==> flow/design.v <==
module cpu (
    input clk, 
    input reset,
    output reg [31:0] iaddr,
  input [31:0] idata,  
    output reg [31:0] daddr,
  input [31:0] drdata,  
    output reg [31:0] dwdata,
    output reg [3:0] dwe
);
  reg [31:0] int_reg [0:31];  
  reg [31:0] jmp_off;
  reg is_jmp;
  reg [20:0] offset;
  reg [6:0] opcode;
  reg [2:0] funct3;
  reg [3:0] funct;
  reg [1:0] quad;
  reg [4:0] rd_addr;
  reg [4:0] rs1_addr;
  reg [31:0] rs1_data;
  reg [4:0] rs2_addr;
  reg [31:0] rs2_data;
  integer i;
  reg signed [31:0] rs1_sdata;
  reg signed [31:0] rs2_sdata; 
  reg signed [4:0] scomp;
  reg [31:0] write_reg;
  reg [7:0] byte_reg;
  reg [15:0] half_reg;
  always @(posedge clk) begin  
    if (reset) begin
      iaddr <= 0;  
      for (i=0;i<32;i=i+1) begin  
	      int_reg[i] <= 0;
	    end
    end 
    else begin 
      if (!is_jmp)   
        iaddr <= iaddr + 4;  
      else  
        iaddr <= iaddr + jmp_off;  
      if (rd_addr)  
        int_reg[rd_addr] <= write_reg;  
    end
  end
  always @* begin  
	dwe = 4'b0;
	daddr = 32'b0;
	dwdata = 32'b0;
    opcode = idata[6:0];
    rd_addr = idata[11:7];
    write_reg = int_reg[rd_addr];
    byte_reg = 8'b0;
    half_reg = 16'b0;
    jmp_off = 32'b100;
    is_jmp = 1'b0;
    case (opcode)
        7'b0110111: begin  
            write_reg = {{idata[31:12]},{12{1'b0}}};
        end
        7'b0010111: begin  
            write_reg = {{idata[31:12]},{12{1'b0}}};
            write_reg = write_reg + iaddr;
        end
        7'b1101111: begin  
            is_jmp = 1'b1;
            jmp_off = {{12{idata[31]}},idata[19:12],idata[20],idata[30:21],1'b0};
            write_reg = iaddr + 4;
        end
        7'b1100111: begin  
            is_jmp = 1'b1;
            jmp_off = {{20{idata[31]}},idata[31:20]};
            jmp_off = jmp_off + int_reg[idata[19:15]];
            jmp_off = jmp_off & 32'hfffffffe;
            jmp_off = jmp_off - iaddr;
            write_reg = iaddr + 4;
        end
        7'b1100011: begin  
            is_jmp = 1'b1;
            funct3 = idata[14:12];
            rs1_addr = idata[19:15];
            rs2_addr = idata[24:20];
            rs1_data = int_reg[rs1_addr];
            rs2_data = int_reg[rs2_addr];
            rs1_sdata = rs1_data;
            rs2_sdata = rs2_data;
            case (funct3)
                3'b000: begin  
                    if (rs1_data==rs2_data)
                    jmp_off = {{20{idata[31]}},idata[7],idata[30:25],idata[11:8],1'b0};
                end
                3'b001: begin  
                    if (rs1_data!=rs2_data)
                    jmp_off = {{20{idata[31]}},idata[7],idata[30:25],idata[11:8],1'b0};
                end
                3'b100: begin  
                    if (rs1_data<rs2_data)
                    jmp_off = {{20{idata[31]}},idata[7],idata[30:25],idata[11:8],1'b0};
                end
                3'b101: begin  
                    if (rs1_data>=rs2_data)
                    jmp_off = {{20{idata[31]}},idata[7],idata[30:25],idata[11:8],1'b0};
                end
                3'b110: begin  
                    if (rs1_sdata<rs2_sdata)
                    jmp_off = {{20{idata[31]}},idata[7],idata[30:25],idata[11:8],1'b0};
                end
                3'b111: begin  
                    if (rs1_sdata>=rs2_sdata)
                    jmp_off = {{20{idata[31]}},idata[7],idata[30:25],idata[11:8],1'b0};
                end
            endcase
        end
        7'b0000011: begin  
            funct3 = idata[14:12];
            rs1_addr = idata[19:15];
            daddr = {{20{idata[31]}},idata[31:20]};
            daddr = (daddr + int_reg[rs1_addr]);  
            rd_addr = idata[11:7];  
            quad = daddr[1:0]; 
            case (funct3)  
                3'b100: begin  
                    case (quad) 
                        2'b00: begin 
                        write_reg = drdata[7:0];
                        end
                        2'b01: begin 
                        write_reg = drdata[15:8];
                        end
                        2'b10: begin 
                        write_reg = drdata[23:16];
                        end
                        2'b11: begin 
                        write_reg = drdata[31:24];
                        end
                    endcase
                end 
                3'b000: begin  
                    case (quad) 
                        2'b00: begin 
                        byte_reg = drdata[7:0];
                        end
                        2'b01: begin 
                        byte_reg = drdata[15:8];
                        end
                        2'b10: begin 
                        byte_reg = drdata[23:16];
                        end
                        2'b11: begin 
                        byte_reg = drdata[31:24];
                        end
                    endcase
                    write_reg = {{24{byte_reg[7]}},byte_reg}; 
                end 
                3'b101: begin  
                    case (quad)
                        2'b00: begin  
                            write_reg = drdata[15:0];
                        end
                        2'b10: begin  
                            write_reg = drdata[31:16];
                        end
                    endcase
                end 
                3'b001: begin  
                    case (quad)
                        2'b00: begin  
                            half_reg = drdata[15:0];
                        end
                        2'b10: begin  
                            half_reg = drdata[31:16];
                        end
                    endcase
                    write_reg = {{16{half_reg[15]}},half_reg};
                end 
                3'b010: begin  
                    write_reg = drdata;
                end
            endcase
        end
        7'b0100011: begin  
            daddr = {{20{idata[31]}},{idata[31:25],idata[11:7]}};
            daddr = (daddr + int_reg[idata[19:15]]);        
            rs1_addr = idata[24:20]; 
            dwdata = int_reg[rs1_addr];
            quad = daddr[1:0];
	    funct3 = idata[14:12];
            case (funct3)
                3'b000: begin  
                    case (quad)
                        2'b00: begin 
                            dwe = 4'b0001;
                        end
                        2'b01: begin 
                            dwe = 4'b0010;
                        end
                        2'b10: begin 
                            dwe = 4'b0100;
                        end
                        2'b11: begin 
                            dwe = 4'b1000;
                        end
                    endcase
                end
                3'b001: begin  
                    case (quad)
                        2'b00: begin 
                            dwe = 4'b0011;
                        end
                        2'b10: begin 
                            dwe = 4'b1100;
                        end
                    endcase
                end
                3'b010: begin  
                    dwe = 4'b1111;
                end
            endcase
        end
        7'b0010011: begin  
            funct3 = idata[14:12];
            rd_addr = idata[11:7];
            rs1_addr = idata[19:15];
            rs1_data = int_reg[rs1_addr];
            rs1_sdata = rs1_data;
            scomp = idata[24:20];
            case (funct3)
                3'b000: begin  
                    write_reg = {{20{idata[31]}},idata[31:20]};  
                    write_reg = (write_reg + rs1_data); 
                end
                3'b100: begin  
                    write_reg = {{20{idata[31]}},idata[31:20]}; 
                    write_reg = ((write_reg) ^ (rs1_data)); 
                end
                3'b110: begin  
                    write_reg = {{20{idata[31]}},idata[31:20]};
                    write_reg = ((write_reg) | (rs1_data)); 
                end
                3'b111: begin  
                    write_reg = {{20{idata[31]}},idata[31:20]}; 
                    write_reg = ((write_reg) & (rs1_data)); 
                end
                3'b001: begin  
                    write_reg = ((rs1_data)<<(idata[24:20]));
                end
                3'b101: begin  
                    if (!idata[30])  
                        write_reg = ((rs1_data)>>(idata[24:20]));
                    else  
                        write_reg = (rs1_sdata>>>scomp); 
                end
                3'b010: begin  
                    rs1_sdata = rs1_data;
                    rs2_sdata = rs2_data;
                    if (rs1_sdata<scomp) 
                        write_reg = 1;
                    else 
                        write_reg = 0;
                end
                3'b011: begin  
                    if (rs1_data<idata[24:20]) 
                        write_reg = 1;
                    else 
                        write_reg = 0;
                end
            endcase
        end
        7'b0110011: begin  
            funct3 = idata[14:12];
            funct = {funct3,idata[30]};
            rd_addr = idata[11:7];
            rs1_addr = idata[19:15];
            rs2_addr = idata[24:20];
            rs1_data = int_reg[rs1_addr];
            rs2_data = int_reg[rs2_addr];
            rs1_sdata = rs1_data;
            rs2_sdata = rs2_data;
            case (funct) 
                4'b0000: begin  
                    write_reg = rs1_data + rs2_data;
                end
                4'b0001: begin  
                    write_reg = rs1_data - rs2_data;
                end
                4'b1000: begin  
                    write_reg = ((rs1_data) ^ (rs2_data)); 
                end
                4'b1100: begin  
                    write_reg = ((rs1_data) | (rs2_data));
                end
                4'b1110: begin  
                    write_reg = ((rs1_data) & (rs2_data));
                end
                4'b0010: begin  
                    write_reg = ((rs1_data)<<(rs2_data[24:20]));
                end
                4'b1010: begin  
                    write_reg = ((rs1_data)>>(rs2_data[24:20]));
                end
                4'b1011: begin  
                    write_reg = (rs1_sdata>>>rs2_sdata[24:20]);
                end
                4'b0100: begin  
                    if (rs1_sdata<rs2_sdata) 
                        write_reg = 1;
                    else 
                        write_reg = 0;
                end
                4'b0110: begin  
                    if (rs1_data<rs2_data) 
                        write_reg = 1;
                    else 
                        write_reg = 0;
                end
            endcase
        end
    endcase
  end
endmodule
# Tool chain data of cpu
# The steps from the RTL of cpu to its reports follow in flow order.
# Line numbers count from 1 in the design file above.
# Operators carry their Yosys type and port widths (W data, S select, Z words).
# Library cell names are shortened.
# Not given: -
dict set report design {
  design {cpu}
  clock {clk}
  lib {sky130hd}
  corner {tt_025C_1v80}
}

# Word-level counts
# Source: Yosys, flattened and elaborated, memories not mapped. Widths are those after wreduce; folded enables and synchronous resets count as part of the registers. Registers that Yosys merges into a memory's read port (data or address) are not register bits. Print and check cells do not count.
# Memory sizes are those after Yosys's memory passes, which may raise the word count (mostly to a power of two), join words into wider ones and drop unused or constant bits.
dict set report word_totals {
  ff_bits 32
  ramBits 1024
  mem_count 1
  inputBits 66
  out_inout_bits 100
  wordCells 109
}
dict set report op_classes {
  n_addsub 8
  compare 6
  n_eq 37
  shifts 6
  n_mux 36
  logic 6
  n_reduce_logical 8
}
# name words width line_no
set memory_table {}
lappend memory_table {int_reg 32 32 11} ;# reg [31:0] int_reg [0:31];
# operator n
set op_table {}
lappend op_table {{$pmux W32 S6} 2}
lappend op_table {{$mux W32} 11}
lappend op_table {{$pmux W32 S10} 1}
lappend op_table {{$pmux W32 S8} 1}
lappend op_table {{$add A32 B32 Y32} 5}
lappend op_table {{$pmux W32 S5} 1}
lappend op_table {{$pmux W32 S4} 1}
lappend op_table {{$pmux W32 S2} 2}
lappend op_table {{$pmux W32 S3} 1}
lappend op_table {{$sub A32 B32 Y32} 2}
lappend op_table {{$ge A32 B32 Y1} 2}
lappend op_table {{$lt A32 B32 Y1} 2}
lappend op_table {{$and A32 B32 Y32} 2}
lappend op_table {{$or A32 B32 Y32} 2}
lappend op_table {{$xor A32 B32 Y32} 2}
lappend op_table {{$lt A32 B5 Y1} 2}
lappend op_table {{$shl A32 B5 Y32} 2}
lappend op_table {{$shr A32 B5 Y32} 2}
lappend op_table {{$sshr A32 B5 Y32} 2}
lappend op_table {{$add A32 B3 Y32 const B} 1}
lappend op_table {{$eq A32 B32 Y1} 1}
lappend op_table {{$ne A32 B32 Y1} 1}
lappend op_table {{$pmux W16 S2} 1}
lappend op_table {{$pmux W8 S4} 1}
lappend op_table {{$eq A7 B6 Y1 const B} 3}
lappend op_table {{$eq A7 B7 Y1 const B} 3}
lappend op_table {{$eq A4 B4 Y1 const B} 5}
lappend op_table {{$ne A8 B8 Y1 const B} 2}
# Other operator kinds: 25; their cells: 44.

# Longest topological paths
# Longest topological path by Yosys (ltp), each cell counted once; first at word level (registers and memories cut), then after technology mapping (sequential cells cut; the memories' decode and read muxes count).
dict set report logic_depth {
  depth_word 7
  ABC_AREA 0
  mapped_depth 45
  mapped_depth_nobuf 38
}

# After synthesis
# Yosys stat after the flow's synthesis: flattened, memories mapped to cells. It holds for the ABC_AREA given above (unset counts as 0); a run with the other value may have another netlist.
# type n area_total_um2
set types {}
lappend types {edfxtp_1 1024 3.07E+04}
lappend types {mux4_2 396 8.92E+03}
lappend types {mux2i_1 520 5.2E+03}
lappend types {nor2_1 1276 4.79E+03}
lappend types {ha_1 251 3.14E+03}
lappend types {a21oi_1 468 2.34E+03}
lappend types {o21ai_0 346 1.73E+03}
lappend types {nand2_1 391 1.47E+03}
lappend types {clkbuf_1 349 1.31E+03}
lappend types {a22oi_1 156 1.17E+03}
lappend types {xnor2_1 130 1.14E+03}
lappend types {a211oi_1 147 1.1E+03}
lappend types {a21o_1 119 893.357}
lappend types {buf_2 161 805.773}
lappend types {inv_1 184 690.662}
lappend types {o22ai_1 104 650.624}
lappend types {dfxtp_1 32 640.614}
lappend types {nand3_1 125 625.6}
# Not listed: further types 88, cells in them 1295.
dict set report mapped {
  stdcells 7474
  synth_area_um2 77324.2
  seqArea_um2 31390.1
  ffs 1056
  n_buf 648
}

# Worst setup path after synthesis
# OpenSTA on the mapped netlist: ideal clock, no wires. The path of least setup slack (recovery checks aside). Input and output delay are each 20% of the period. Register names are those of the netlist, which keeps one name where synthesis merged equal registers.
dict set report synth_path {
  path_kind {in2reg}
  startpoint {input port idata[20]}
  endpoint {register iaddr[31]}
  period_ns 13.7
  in_delay_ns 2.740
  setup_ns 0.106
  t_first_pin_ns 2.740
  arrival_time_ns 11.469
  required_ns 13.594
  setup_slack_ns 2.125
  delay_ns 8.835
  stages 33
  path_buffers 6
  synth_period_reached_ns 11.575
}
# "delay_ns" = arrival - input delay + setup time.
# "stages" counts driving pins, that of a launching flip-flop among them; a cell with two outputs on the path counts twice.
# "synth_period_reached_ns" = period - worst setup slack (recovery checks aside). The figure is calculated, with input and output delays left at 20% of the set period.
# Between the ends stands the longest chain of elaborated cells between them, by number of cells; it is not shown to be the way that was timed. Of several equally long chains one is given.
# Each line given opens the expression or statement behind the cell; cells for indexed reads and writes are added by Yosys, which also makes memories of some case tables.
# The chain passes a memory read, where the word-level depth is cut; so it can be longer than that depth.
# At most two assigning lines are given for a register; there are more.
dict set report synth_via {
  cell_sequence {buf_4 -> buf_2 -> clkbuf_1 -> clkbuf_1 -> buf_1 -> mux4_2 -> mux4_2 -> mux2i_1 -> ha_1 -> clkbuf_1 -> nor3_1 -> and3_1 -> and2_1 -> a221o_1 -> a211oi_1 -> mux2_2 -> a211oi_1 -> a21o_1 -> nand2_1 -> o21ai_0 -> ha_1 -> and3_1 -> a221oi_1 -> o211ai_1 -> a32oi_1 -> a2111oi_0 -> nand3_1 -> a211oi_1 -> a2111oi_0 -> o21bai_1 -> a21o_1 -> or4_1 -> o311ai_0}
  elab_chain_cells 7
  cells_between 19
  classes_between {add/sub (3); compare (4); eq/ne (2); mux (9); memory (1)}
}
# element line_no
set synth_rtl {}
lappend synth_rtl {{start: declaration} 5} ;# input [31:0] idata,
lappend synth_rtl {{$mem_v2 Z32 W32} 11} ;# reg [31:0] int_reg [0:31];
lappend synth_rtl {{$ge A32 B32 Y1} 110} ;# if (rs1_sdata>=rs2_sdata)
lappend synth_rtl {{$mux W32} 110}
lappend synth_rtl {{$pmux W32 S6} 88} ;# case (funct3)
lappend synth_rtl {{$pmux W32 S3} 58} ;# case (opcode)
lappend synth_rtl {{$add A32 B32 Y32} 42} ;# iaddr <= iaddr + jmp_off;
lappend synth_rtl {{$mux W32} 39} ;# if (!is_jmp)
lappend synth_rtl {{end: assignment} 40} ;# iaddr <= iaddr + 4;
lappend synth_rtl {{end: assignment} 42}
lappend synth_rtl {{end: declaration} 4} ;# output reg [31:0] iaddr,

# Path in the finished layout
# From the final timing report of entry A: the path of least setup slack in the routed layout; clock arrival at registers is part of the times.
dict set report layout_path {
  path_kind {in2out}
  startpoint {input port idata[15]}
  endpoint {output port daddr[28]}
  period_ns 22.6
  in_delay_ns 4.52
  output_delay_ns 4.52
  t_first_pin_ns 4.52
  arrival_time_ns 12.14
  required_ns 18.08
  setup_slack_ns 5.94
  stages 18
  path_buffers 5
}
# Between the ends stands the longest chain of elaborated cells between them, by number of cells; it is not shown to be the way that was timed. Of several equally long chains one is given.
# The chain passes a memory read, where the word-level depth is cut; so it can be longer than that depth.
dict set report layout_via {
  cell_sequence {buf_8 -> buf_4 -> buf_4 -> mux4_2 -> a22oi_1 -> and3_1 -> buf_4 -> inv_1 -> ha_1 -> a21oi_1 -> nor2_1 -> a211oi_1 -> o21ai_0 -> a221oi_1 -> o21ai_0 -> o22a_1 -> a21oi_1 -> clkdlybuf4s50_1}
  elab_chain_cells 3
  cells_between 4
  classes_between {add/sub (2); mux (1); memory (1)}
}
# element line_no
set layout_rtl {}
lappend layout_rtl {{start: declaration} 5} ;# input [31:0] idata,
lappend layout_rtl {{$mem_v2 Z32 W32} 11} ;# reg [31:0] int_reg [0:31];
lappend layout_rtl {{$add A32 B32 Y32} 184} ;# daddr = (daddr + int_reg[idata[19:15]]);
lappend layout_rtl {{$pmux W32 S2} 58} ;# case (opcode)
lappend layout_rtl {{end: declaration} 6} ;# output reg [31:0] daddr,

; Design cpu on sky130hd. What follows are 2 stored runs of the flow, each under its own settings; their order means nothing. The constraints put input and output delay at 20% of the set period each and load the outputs with 0.01 pF.
; "achievedPeriod_ns" is the run's clock period less its worst setup slack. It is reckoned from that one timing run; input and output delays stay at 20% of the period that was set.
; By "timing.worst_path_ns" is meant the share of the clock period that the worst setup path is allowed (20% is reserved at inputs, 20% at outputs), minus its slack. Clock arrival times at its registers enter into it.

[entry A: settings]
period_ns = 22.6
CORE_UTILIZATION = 17
SETUP_SLACK_MARGIN = -0.95
PLACE_DENSITY_LB_ADDON = 0.04
CORE_ASPECT_RATIO = 1.33
CORE_MARGIN = 4
CELL_PAD_IN_SITES_GLOBAL_PLACEMENT = 1
GPL_TIMING_DRIVEN = 1
GPL_ROUTABILITY_DRIVEN = 0
CTS_CLUSTER_SIZE = 65
CTS_CLUSTER_DIAMETER = 170
MAX_ROUTING_LAYER = met4
CAP_MARGIN = 20
SLEW_MARGIN = 20
[entry A: results]
ws_setup_ns = 5.936
post_route_stdcell_area_um2 = 89145.5
die_um2 = 465813.0
timing.worst_path_ns = 7.62
worst_path_kind = in2out
yosys.chip_area_um2 = 77324.2
timing.setup.tns_ns = 0.000
achievedPeriod_ns = 16.664

[entry B: settings]
period_ns = 10.6
CORE_UTILIZATION = 32
CTS_CLUSTER_SIZE = 83
CAP_MARGIN = 30
CORE_MARGIN = 2
SLEW_MARGIN = 20
[entry B: results]
ws_setup_ns = 0.025
post_route_stdcell_area_um2 = 94111.5
die_um2 = 245585.0
timing.worst_path_ns = 6.33
worst_path_kind = in2out
yosys.chip_area_um2 = 77324.2
timing.setup.tns_ns = 0.000
achievedPeriod_ns = 10.575
